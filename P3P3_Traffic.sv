==> flow/design.v <==
module P1P6_counter#(parameter n = 4)(input logic UP, input logic CLK, input logic RESET, output logic [n-1:0] out);
  always_ff @(posedge CLK) begin
    if (RESET)
      out <= 0;  
    else if (UP)  
      begin
        if (out < 2**n-1)
        out <= out + 1;
          else out <= out;  
      end
    else if (~UP)  
      begin
        if (out > 0)
      out <= out - 1;
        else out <= out;  
      end
  end  
endmodule
`timescale 1ns/10ps
typedef enum logic [2:0]{OFF,                    
              RED,                       
              YELLOW,            
              GREEN,             
              PRE_GREEN}         
                lights_t;
module trafficlight (
  output lights_t ns_light,  
  output lights_t ew_light,  
  input ew_sensor,                       
  input emgcy_sensor,            
  input reset_n,                         
  input clk);                            
  parameter FAIL = 1'b0;
        logic [1:0] ns_green_timer;
        logic [1:0] ew_green_timer;
        logic ns_reset;
        logic ew_reset;
  P1P6_counter #(.n(2)) ns_counter(.CLK(clk), .RESET(ns_reset), .out(ns_green_timer[1:0]));  
  P1P6_counter #(.n(2)) ew_counter(.CLK(clk), .RESET(ew_reset), .out(ew_green_timer[1:0]));  
        lights_t ns_next;  
        lights_t ew_next;  
  always_ff @(posedge clk or negedge reset_n) begin  
    if (~reset_n) begin 
        ns_light <= GREEN;
    	ew_light <= RED;
	ns_reset <= 1;
	ew_reset <= 1;
    		end
	else if (emgcy_sensor)
	begin
        ns_reset <= 1;
	ew_reset <= 1;
	ns_light <= ns_next;
	ew_light <= ew_next;
	end
        else if ((ns_next == YELLOW)||(ns_next == PRE_GREEN))  
	begin
        ns_reset <= 1;
	ns_light <= ns_next;
	ew_light <= ew_next;
		if ((ew_next == YELLOW)||(ew_next == PRE_GREEN))
		ew_reset <= 1;
		else 
		ew_reset <= 0;
	end
	else begin
        ns_light <= ns_next;
        ew_light <= ew_next;
        ns_reset <= 0;
        ew_reset <= 0;
    		end  
  end  
  always_comb begin  
   unique case(ns_light)
        GREEN: if((emgcy_sensor)||(ew_sensor&&(ns_green_timer == 3))) ns_next = YELLOW;
                else ns_next = GREEN;
        YELLOW: ns_next = RED;
        PRE_GREEN: if(emgcy_sensor) ns_next = YELLOW;  
                        else ns_next = GREEN;  
        RED: if(ns_green_timer == 3) ns_next = PRE_GREEN;
                else ns_next = RED;
      default: ns_next = OFF;
    endcase
  end 
        always_comb begin  
                unique case(ew_light)
        GREEN: if((emgcy_sensor)||(ew_green_timer == 3)) ew_next = YELLOW;
                else ew_next = GREEN;
        YELLOW: ew_next = RED;
        PRE_GREEN:if(emgcy_sensor) ew_next = YELLOW;
                        else ew_next = GREEN;  
        RED: if ((~emgcy_sensor)&&ew_sensor&&(ns_green_timer == 2'h3)) ew_next = PRE_GREEN;
                else ew_next = RED;
        default: ew_next = OFF;
        endcase
        end  
endmodule
---- Step by step through the tools: trafficlight ----
The steps from the RTL of trafficlight to its reports follow in flow order.
Line numbers count from 1 in the design file above.
Cell names lack the library's common part.
Not given: n/a
set-up
  top module .............................. trafficlight
  clock input ............................. clk
  cell library ............................ sky130hd
  corner .................................. tt_025C_1v80

---- Word-level counts ----
Yosys after proc, flatten, opt, wreduce and memory -nomap, before mapping. Memory bits, and registers merged into a memory's read port (data or address), are not among the register bits. Print and check cells are not counted. Equal cells are merged and count once.
storage and ports
  bits of input ports ..................... 4
  output and inout bits ................... 6
  bits in registers ....................... 12
cells by class
  bitwise logic cells ..................... 1
  reduce/logical cells .................... 11
  $add $sub $neg .......................... 4
  $lt $le $gt $ge ......................... 4
  mux-type cells .......................... 18
  equal/unequal tests ..................... 16
operators with widths
  kind                                                                      number
  3-bit case mux with 4-bit select                                          2
  3-bit by 2-bit == test with 1-bit output with constant B                  6
  3-bit == test with constant B                                             4
  2-bit 2-to-1 mux                                                          6
  1-bit 2-to-1 mux                                                          8
  3-bit by 1-bit == test with 1-bit output with constant B                  2
  3-bit 2-to-1 mux                                                          2
  1-bit logical OR                                                          4
  2-bit by 1-bit adder with 2-bit output with constant B                    2
  2-bit by 1-bit subtractor with 2-bit output with constant B               2
  2-bit by 1-bit greater-than comparator with 1-bit output with constant B  2
  2-bit less-than comparator with constant B                                2
  2-bit == test with constant B                                             2
  2-bit inequality test with constant B                                     2
  2-bit AND reduction                                                       2
  2-bit nonzero test                                                        2
  1-bit logical AND                                                         3
  1-bit NOT                                                                 1

---- Longest topological paths ----
Depth = most cells in a row (Yosys ltp): at word level without a register or memory, in the mapped netlist without a sequential cell, where the memories' decode and read muxes count.
depth
  depth in word-level cells ............... 10
  ABC_AREA ................................ 0
  mapped depth ............................ 5
  mapped depth without buffers ............ 5

---- Netlist ----
Yosys stat after the flow's synthesis: flattened, memories mapped to cells. It holds for the ABC_AREA given above (unset counts as 0); a run with the other value may have another netlist.
mapped netlist
  buffer cells ............................ 1
  cell count .............................. 53
  synthesis area .......................... 559.3 sq um
  flip-flop cells ......................... 12
cells by type
  type      number  total area (sq um)
  dfstp_2   5       131.376
  dfxtp_1   4       80.077
  dfrtp_1   3       75.072
  nor2_1    7       26.275
  ha_1      2       25.024
  a21oi_1   4       20.019
  nand2b_1  3       18.768
  a22o_1    2       17.517
  and3b_1   2       17.517
  xor2_1    2       17.517
  buf_6     1       11.261
  mux2i_1   1       10.01
  nor3_1    2       10.01
  a31o_1    1       8.758
  or2b_2    1       8.758
  a211oi_1  1       7.507
  a21o_1    1       7.507
  inv_1     2       7.507
Other cell types: 9; their cells: 9.
By module: a second synthesis without flattening, with its own total; a netlist apart from the flattened one above.
unflattened totals
  cell total of the unflattened synthesis .. 50
  area (unflattened synthesis) ............ 536.8 sq um
Rows give one instance, submodules left out.
modules
  module               area (sq um)  cells  instances
  trafficlight         404.1         36     1
  P1P6_counter #(n=2)  66.3          7      2

---- Worst setup path after synthesis ----
Path of least setup slack by OpenSTA after synthesis, without wires, with an ideal clock, recovery checks aside; 20% of the period is set as input and as output delay. Where synthesis merged equal registers, the netlist keeps one of their names.
timing after synthesis
  kind .................................... reg-to-reg
  start point ............................. register ns_light[1]
  end point ............................... register ns_reset
  path slack .............................. 1.153 ns
  driving pins on the path ................ 5
  time at the first pin ................... 0.000 ns
  clock period ............................ 2.44 ns
  delay of the path ....................... 1.287 ns
  setup time .............................. 0.082 ns
  data arrival time ....................... 1.205 ns
  period reached after synthesis .......... 1.287 ns
"delay of the path" = arrival - input delay + setup time.
"driving pins on the path": output pins that drive a net of the path, with the launching flip-flop's if there is one; two outputs of one cell count as two.
"period reached after synthesis" is the clock period less the worst setup slack; recovery checks do not enter. This is arithmetic on one report: input and output delays are still those of the set period (20% each).
The rows between start and end are the longest chain of elaborated cells between them; the timing report does not say that the signal goes this way. Where chains are equally long, one stands for them.
A line is the first line of the expression or statement that the cell stems from. Yosys adds cells for indexed reads and writes and turns some case tables into memories.
A register here has more assigning lines than the two given.
between the ends, after synthesis
  path through ............................ dfstp_2 -> nand2b_1 -> a22o_1 -> a22o_1 -> or2_1
  cells in the longest elaborated chain ... 6
  elaborated cells on any way between the ends .. 10
  source lines of those cells ............. 3
ends and longest elaborated chain, after synthesis
  item                                      RTL line  RTL
  start: declaration                        27        output lights_t ns_light,
  start: assignment                         53        ns_light <= ns_next;
  start: assignment                         59        ns_light <= ns_next;
  3-bit by 1-bit == test with 1-bit output  74        unique case(ns_light)
  3-bit case mux with 4-bit select          74
  3-bit by 2-bit == test with 1-bit output  56        else if ((ns_next == YELLOW)||(ns_next == PRE_GREEN))
  1-bit logical OR                          56
  1-bit 2-to-1 mux                          56
  1-bit 2-to-1 mux                          49        else if (emgcy_sensor)
  end: assignment                           46        ns_reset <= 1;
  end: assignment                           51        ns_reset <= 1;
  end: declaration                          36        logic ns_reset;

---- Path in the finished layout ----
Path of least setup slack in the final report of flow run 1 (OpenROAD, finished layout, wires in). Where an end is a register, its clock arrival counts in the times.
timing after layout
  kind .................................... reg-to-output
  start point ............................. register ns_light[1]
  end point ............................... output ns_light[1]
  clock period ............................ 2.63 ns
  path slack .............................. 0.67 ns
  data arrival time ....................... 1.43 ns
  driving pins on the path ................ 2
  time at the first pin ................... 0.27 ns
A register here has more assigning lines than the two given.
between the ends, after layout
  path through ............................ dfstp_2 -> clkdlybuf4s50_1
  cells in the longest elaborated chain ... 0
  elaborated cells on any way between the ends .. 0
  source lines of those cells ............. 0
ends and longest elaborated chain, after layout
  item                RTL line  RTL
  start: declaration  27        output lights_t ns_light,
  start: assignment   53        ns_light <= ns_next;
  start: assignment   59        ns_light <= ns_next;
  end: declaration    27

Stored flow runs of trafficlight (2 of them; Yosys, OpenROAD, sky130hd). They differ in their settings and are not a sequence. Constraints: input delay and output delay 20% of the set period each, output load 0.01 pF.
"achieved clock period (ns)": clock period set for the run, less the worst setup slack. It is reckoned from that one timing run; input and output delays stay at 20% of the period that was set.
"worst setup path time (ns)" = time allowed to the worst setup path (clock period - input delay - output delay, where it has them) - its slack; a late launch clock adds to it, a late capture clock takes from it.
"finish__power__total" rests on the timing tool's default activity at the inputs, not on a simulated workload.

Flow files of flow run 1
==> flow/run.sh <==
#!/bin/bash
# the make line also repeats the synthesis and layout settings of config.mk as NAME=value (left out here)
make -C /OpenROAD-flow-scripts/flow DESIGN_CONFIG=/design/flow/config.mk WORK_HOME=/design/flow/orfs CLKGATE_MAP_FILE= finish
==> flow/config.mk <==
export PLATFORM = sky130hd
export DESIGN_NAME = trafficlight
export DESIGN_NICKNAME = trafficlight
export VERILOG_FILES = /design/flow/design.v
export SDC_FILE = /design/flow/constraint.sdc
export NUM_CORES = 4
export LEC_CHECK = 0
export CAP_MARGIN = 20
export CELL_PAD_IN_SITES_DETAIL_PLACEMENT = 1
export CELL_PAD_IN_SITES_GLOBAL_PLACEMENT = 3
export CORE_MARGIN = 2
export CORE_UTILIZATION = 17
export CTS_CLUSTER_DIAMETER = 236
export PLACE_DENSITY_LB_ADDON = 0.27
export SETUP_SLACK_MARGIN = -0.22
export SLEW_MARGIN = 20
==> flow/constraint.sdc <==
create_clock -name core_clock -period 2.63 [get_ports {clk}]
set_input_delay 0.5260 -clock core_clock [delete_from_list [all_inputs] [get_ports {clk}]]
set_output_delay 0.5260 -clock core_clock [all_outputs]
set_load 0.01 [all_outputs]

report of flow run 1
yosys chip area after synthesis (um^2): 559.3
finish__design__die__area: 3764.4
finish__design__instance__area__stdcell: 729.5
finish__design__instance__utilization: 0.2351
finish__timing__setup__ws: 0.673
finish__timing__setup__tns: 0.000
finish__timing__hold__ws: 0.492
finish__power__total: 6.234e-04
achieved clock period (ns): 1.957
worst setup path time (ns): 1.43
worst setup path kind: reg-to-output

Flow files of flow run 2
==> flow/run.sh <==
#!/bin/bash
# the make line also repeats the synthesis and layout settings of config.mk as NAME=value (left out here)
make -C /OpenROAD-flow-scripts/flow DESIGN_CONFIG=/design/flow/config.mk WORK_HOME=/design/flow/orfs CLKGATE_MAP_FILE= finish
==> flow/config.mk <==
export PLATFORM = sky130hd
export DESIGN_NAME = trafficlight
export DESIGN_NICKNAME = trafficlight
export VERILOG_FILES = /design/flow/design.v
export SDC_FILE = /design/flow/constraint.sdc
export NUM_CORES = 4
export LEC_CHECK = 0
export CAP_MARGIN = 20
export CORE_MARGIN = 2
export CORE_UTILIZATION = 40
export SLEW_MARGIN = 20
==> flow/constraint.sdc <==
create_clock -name core_clock -period 2.66 [get_ports {clk}]
set_input_delay 0.5320 -clock core_clock [delete_from_list [all_inputs] [get_ports {clk}]]
set_output_delay 0.5320 -clock core_clock [all_outputs]
set_load 0.01 [all_outputs]

report of flow run 2
yosys chip area after synthesis (um^2): 559.3
finish__design__die__area: 1713.1
finish__design__instance__area__stdcell: 693.2
finish__design__instance__utilization: 0.5327
finish__timing__setup__ws: 0.694
finish__timing__setup__tns: 0.000
finish__timing__hold__ws: 0.481
finish__power__total: 6.047e-04
achieved clock period (ns): 1.966
worst setup path time (ns): 1.43
worst setup path kind: reg-to-output
