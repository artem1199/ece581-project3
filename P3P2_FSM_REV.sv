==> flow/design.v <==
module VendingMoore (
  					clk, 
  					reset, 
 					coin,
  					empty,
 					quarter,
					fifty,
					seventyfive,
					dollar,
					dispense,
					error);
  input logic clk;  
  input logic reset;  
  input logic  [2:0] coin; 
  output logic empty;
  output logic quarter;
  output logic fifty;
  output logic seventyfive;
  output logic dollar;
  output logic dispense;
  output logic error;
  parameter [2:0] Zero			= 5'b000;
  parameter [2:0] Quarter  		= 5'b001;
  parameter [2:0] Fifty	  		= 5'b010;
  parameter [2:0] Dollar 		= 5'b100;
  enum {E_BIT = 0,
        Q_BIT = 1,
        F_BIT = 2,
        S_BIT = 3,
        D_BIT = 4,
       	DIS_BIT =5 } state_bit;
  typedef enum logic [5:0] {  
    EMPTY = 		6'b00001 << E_BIT,  
    QUARTER = 		6'b00001 << Q_BIT,  
    FIFTY = 		6'b00001 << F_BIT,
    SEVENTYFIVE = 	6'b00001 << S_BIT,
    DOLLAR =		6'b00001 << D_BIT,
  DISPENSE =		6'b00001 << DIS_BIT } states_t;
  states_t current_state, next_state;
  always_ff @(posedge clk, posedge reset)
    if (reset) current_state <= EMPTY;  
	else 	   current_state <= next_state; 
  always_comb begin: set_next_state
   	next_state = EMPTY;  
    error = 0;
    unique case (1)
      current_state[E_BIT] : case (coin)  
       Zero			: next_state = EMPTY;  
       Quarter		: next_state = QUARTER;  
       Fifty		: next_state = FIFTY; 
       Dollar		: next_state = DOLLAR; 
       default		: next_state = EMPTY; 
      endcase
      current_state[Q_BIT]: case (coin)  
      Quarter  		: next_state = FIFTY;
      Fifty			: next_state = SEVENTYFIVE;
      Dollar		: next_state = DISPENSE;
      default 		: next_state = QUARTER;
    endcase
      current_state[F_BIT]: case (coin)  
      Quarter		: next_state = SEVENTYFIVE;  
      Fifty			: next_state = DOLLAR; 
      Dollar		: begin next_state = FIFTY; error = 1;  end
      default		: next_state = FIFTY; 
    endcase
      current_state[S_BIT]: case (coin)
        Quarter		: next_state = DOLLAR;  
        Fifty		: next_state = DISPENSE;  
        Dollar		: begin next_state = SEVENTYFIVE; error = 1; end
        default		: next_state = SEVENTYFIVE;
      endcase
      current_state[D_BIT]: case (coin)  
      Quarter		: next_state = DISPENSE; 
      Fifty			: begin next_state = DOLLAR; error = 1; end
      Dollar		: begin next_state = DOLLAR; error = 1; end
     default		: next_state = DOLLAR; 
    endcase
      current_state[DIS_BIT]: case (coin)  
        Zero		: next_state = EMPTY;  
        Quarter		: next_state = QUARTER;  
        Fifty		: next_state = FIFTY;  
        Dollar		: next_state = DOLLAR;  
      default		: next_state = DISPENSE;  
      endcase
    endcase      
  end: set_next_state
  always_comb begin: set_outputs
    {empty, quarter,fifty,seventyfive,dollar,dispense} = 0;
    unique case (current_state)
    EMPTY		:	empty 		= 1'b1;
    QUARTER		: 	quarter 	= 1'b1;
    FIFTY  		:	fifty		= 1'b1;
    SEVENTYFIVE		:	seventyfive     = 1'b1;
    DOLLAR		:	dollar		= 1'b1;
    DISPENSE		:       dispense	= 1'b1;
    endcase
  end: set_outputs
endmodule
Reports on VendingMoore --
The steps from the RTL of VendingMoore to its reports follow in flow order. Lines are those of the file above, counted from 1. Operators carry their Yosys type and port widths (W data, S select, Z words). A cell with - has no value.
Inputs: design top VendingMoore, clock input clk, cell library sky130hd, timing corner tt_025C_1v80

Word-level counts --
Counts by Yosys on the flattened word-level netlist (proc, flatten, opt, wreduce; memories kept). Register bits leave out memories and registers merged into their read ports (data or address); mux counts leave out enables and synchronous resets folded into registers. Print and check cells are left out. Cells with the same type and inputs are merged into one.
Storage and ports: bits of input ports 5, output and inout port bits 7, flip-flop bits (word level) 6
Cells by class: equal/unequal tests 9, reductions and logical operators 10, mux-type cells 16
Operators with widths (count):
- $pmux W6 S6 | 1
- $reduce_or A5 Y1 | 6
- $pmux W6 S4 | 1
- $pmux W6 S3 | 1
- $pmux W5 S3 | 1
- $pmux W6 S2 | 1
- $pmux W1 S2 | 6
- $pmux W5 S2 | 1
- $eq A6 B1 Y1 const B | 1
- $eq A6 B2 Y1 const B | 1
- $eq A6 B3 Y1 const B | 1
- $eq A6 B4 Y1 const B | 1
- $eq A6 B5 Y1 const B | 1
- $eq A6 B6 Y1 const B | 1
- $mux W6 | 1
- $reduce_or A2 Y1 | 2
- $eq A3 B1 Y1 const B | 1
- $eq A3 B2 Y1 const B | 1
- $eq A3 B3 Y1 const B | 1
- $logic_not A3 Y1 | 1
- $reduce_or A3 Y1 | 1
- $pmux W1 S3 | 1
- $mux W1 | 2

Logic depth --
Yosys ltp: most cells in a row. Word level: on the elaborated netlist, between registers, memories and ports. Mapped: between sequential cells and ports; inverters and the memories' decode and read muxes count.
Logic depth: depth after elaboration 4, ABC_AREA 0, mapped depth 5

Synthesis result --
The flow's flattened synthesis, as Yosys stat reports it; memories are mapped. The netlist is that of the ABC_AREA named above (0 if unset); the other value can give another one. Totals and module areas in this step are rounded.
Mapped netlist: mapped cells 79, mapped flip-flops 6, chip area (Yosys) 639 sq um, area of sequential cells 151 sq um
Cells by type (count):
- sky130_fd_sc_hd__dfrtp_1 | 5
- sky130_fd_sc_hd__nor4_1 | 11
- sky130_fd_sc_hd__nand2b_1 | 6
- sky130_fd_sc_hd__o211ai_1 | 4
- sky130_fd_sc_hd__dfstp_2 | 1
- sky130_fd_sc_hd__xnor2_1 | 3
- sky130_fd_sc_hd__nor4b_4 | 1
- sky130_fd_sc_hd__buf_6 | 2
- sky130_fd_sc_hd__nor2_1 | 6
- sky130_fd_sc_hd__nor4bb_1 | 2
- sky130_fd_sc_hd__nor4b_1 | 2
- sky130_fd_sc_hd__a211oi_1 | 2
- sky130_fd_sc_hd__buf_2 | 3
- sky130_fd_sc_hd__nand3b_1 | 2
- sky130_fd_sc_hd__o21ai_0 | 3
- sky130_fd_sc_hd__a31oi_1 | 2
- sky130_fd_sc_hd__nor4_2 | 1
- sky130_fd_sc_hd__clkbuf_1 | 3
Not listed: further types 15, cells in them 20.

Path before layout --
Path of least setup slack by OpenSTA after synthesis, without wires, with an ideal clock, recovery checks aside; 20% of the period is set as input and as output delay. Where synthesis merged equal registers, the netlist keeps one of their names.
Path after synthesis: path type reg2out, start point register current_state[3], end point output empty, buffers on the path 2, slack 0.017 ns, stages on the path 6, delay of the path 1.383 ns, period 1.75 ns, launch time at the first pin 0.000 ns, arrival time 1.383 ns, required time 1.400 ns, external output delay 0.350 ns, synthesis period reached 1.733 ns
"delay of the path" is the arrival time less input delay plus setup time. A path that ends at an output port has no setup time. "stages on the path" counts driving pins, that of a launching flip-flop among them; a cell with two outputs on the path counts twice. "synthesis period reached" is the clock period less the worst setup slack; recovery checks do not enter. This is arithmetic on one report: input and output delays are still those of the set period (20% each). Between the ends stands the longest chain of elaborated cells between them, by number of cells; it is not shown to be the way that was timed. Of several equally long chains one is given. Each line given opens the expression or statement behind the cell; cells for indexed reads and writes are added by Yosys, which also makes memories of some case tables.
On the way, after synthesis: cell sequence sky130_fd_sc_hd__dfrtp_1 -> sky130_fd_sc_hd__buf_6 -> sky130_fd_sc_hd__or2_0 -> sky130_fd_sc_hd__buf_6 -> sky130_fd_sc_hd__nor4b_4 -> sky130_fd_sc_hd__nor4_1, cells in the longest elaborated chain 3, elaborated cells on any way between the ends 8, source lines of those cells 1, classes of those cells eq/ne: 6; mux: 1; reduce/logical: 1
Ends and longest elaborated chain, after synthesis:
- from (decl) | RTL line 39 | states_t current_state, next_state;
- from (assign) | RTL line 41 | if (reset) current_state <= EMPTY;
- from (assign) | RTL line 42 | else current_state <= next_state;
- $eq A6 B6 Y1 | RTL line 89 | unique case (current_state)
- $reduce_or A5 Y1
- $pmux W1 S2 | RTL line 89
- to (decl) | RTL line 15 | output logic empty;
Nets of the timed path that keep an RTL name, with a line that drives or declares them; the list need not be complete.
Named nets, after synthesis (RTL line):
- dispense | 89

Timing after layout --
From the final timing report of entry A: the path of least setup slack in the routed layout; clock arrival at registers is part of the times.
Path after layout: path type in2out, start point input coin[2], end point output error, slack 0.08 ns, required time 2.18 ns, buffers on the path 2, external output delay 0.54 ns, stages on the path 4, arrival time 2.09 ns, external input delay 0.54 ns, period 2.72 ns, launch time at the first pin 0.54 ns
Between the ends stands the longest chain of elaborated cells between them, by number of cells; it is not shown to be the way that was timed. Of several equally long chains one is given.
On the way, after layout: cell sequence sky130_fd_sc_hd__clkdlybuf4s50_1 -> sky130_fd_sc_hd__nand2b_1 -> sky130_fd_sc_hd__o21ai_0 -> sky130_fd_sc_hd__clkdlybuf4s50_1, cells in the longest elaborated chain 4, elaborated cells on any way between the ends 6, classes of those cells eq/ne: 2; mux: 3; reduce/logical: 1
Ends and longest elaborated chain, after layout:
- from (decl) | RTL line 14 | input logic  [2:0] coin;
- $eq A3 B3 Y1 | RTL line 72 | current_state[D_BIT]: case (coin)
- $reduce_or A2 Y1
- $mux W1 | RTL line 72
- $pmux W1 S3 | RTL line 46 | unique case (1)
- to (decl) | RTL line 21 | output logic error;

Add stored flow runs of VendingMoore

Measured results for VendingMoore: 2 stored runs of the Yosys and OpenROAD flow on sky130hd. The settings differ; the order carries no meaning. The constraints put input and output delay at 20% of the set period each and load the outputs with 0.01 pF.
"achieved clock period" means the clock period less the worst setup slack. The figure is calculated, with input and output delays left at 20% of the set period.
"power": no workload was simulated; the value follows from the tool's default switching activity.
The measured numbers are rounded.
[entry A] settings: period_ns=2.72, CORE_UTILIZATION=68, SETUP_SLACK_MARGIN=0.04, CELL_PAD_IN_SITES_DETAIL_PLACEMENT=0, ABC_AREA=0, MIN_ROUTING_LAYER=met1, MAX_ROUTING_LAYER=met4, CAP_MARGIN=20, CORE_MARGIN=2, SLEW_MARGIN=20
[entry A] result: chip area after synthesis (Yosys) 639 sq um, die area 1200 sq um, utilization 85.5 %, worst setup slack after layout 0.082 ns, power 468 µW, achieved clock period 2.638 ns
[entry B] settings: period_ns=2.87, CORE_UTILIZATION=54, SETUP_SLACK_MARGIN=0.35, PLACE_DENSITY=0.59, CORE_ASPECT_RATIO=1.01, CELL_PAD_IN_SITES_GLOBAL_PLACEMENT=0, GPL_ROUTABILITY_DRIVEN=1, CAP_MARGIN=20, CORE_MARGIN=2, SLEW_MARGIN=20
[entry B] result: chip area after synthesis (Yosys) 639 sq um, die area 1480 sq um, utilization 78.1 %, worst setup slack after layout 0.377 ns, power 473 µW, achieved clock period 2.493 ns
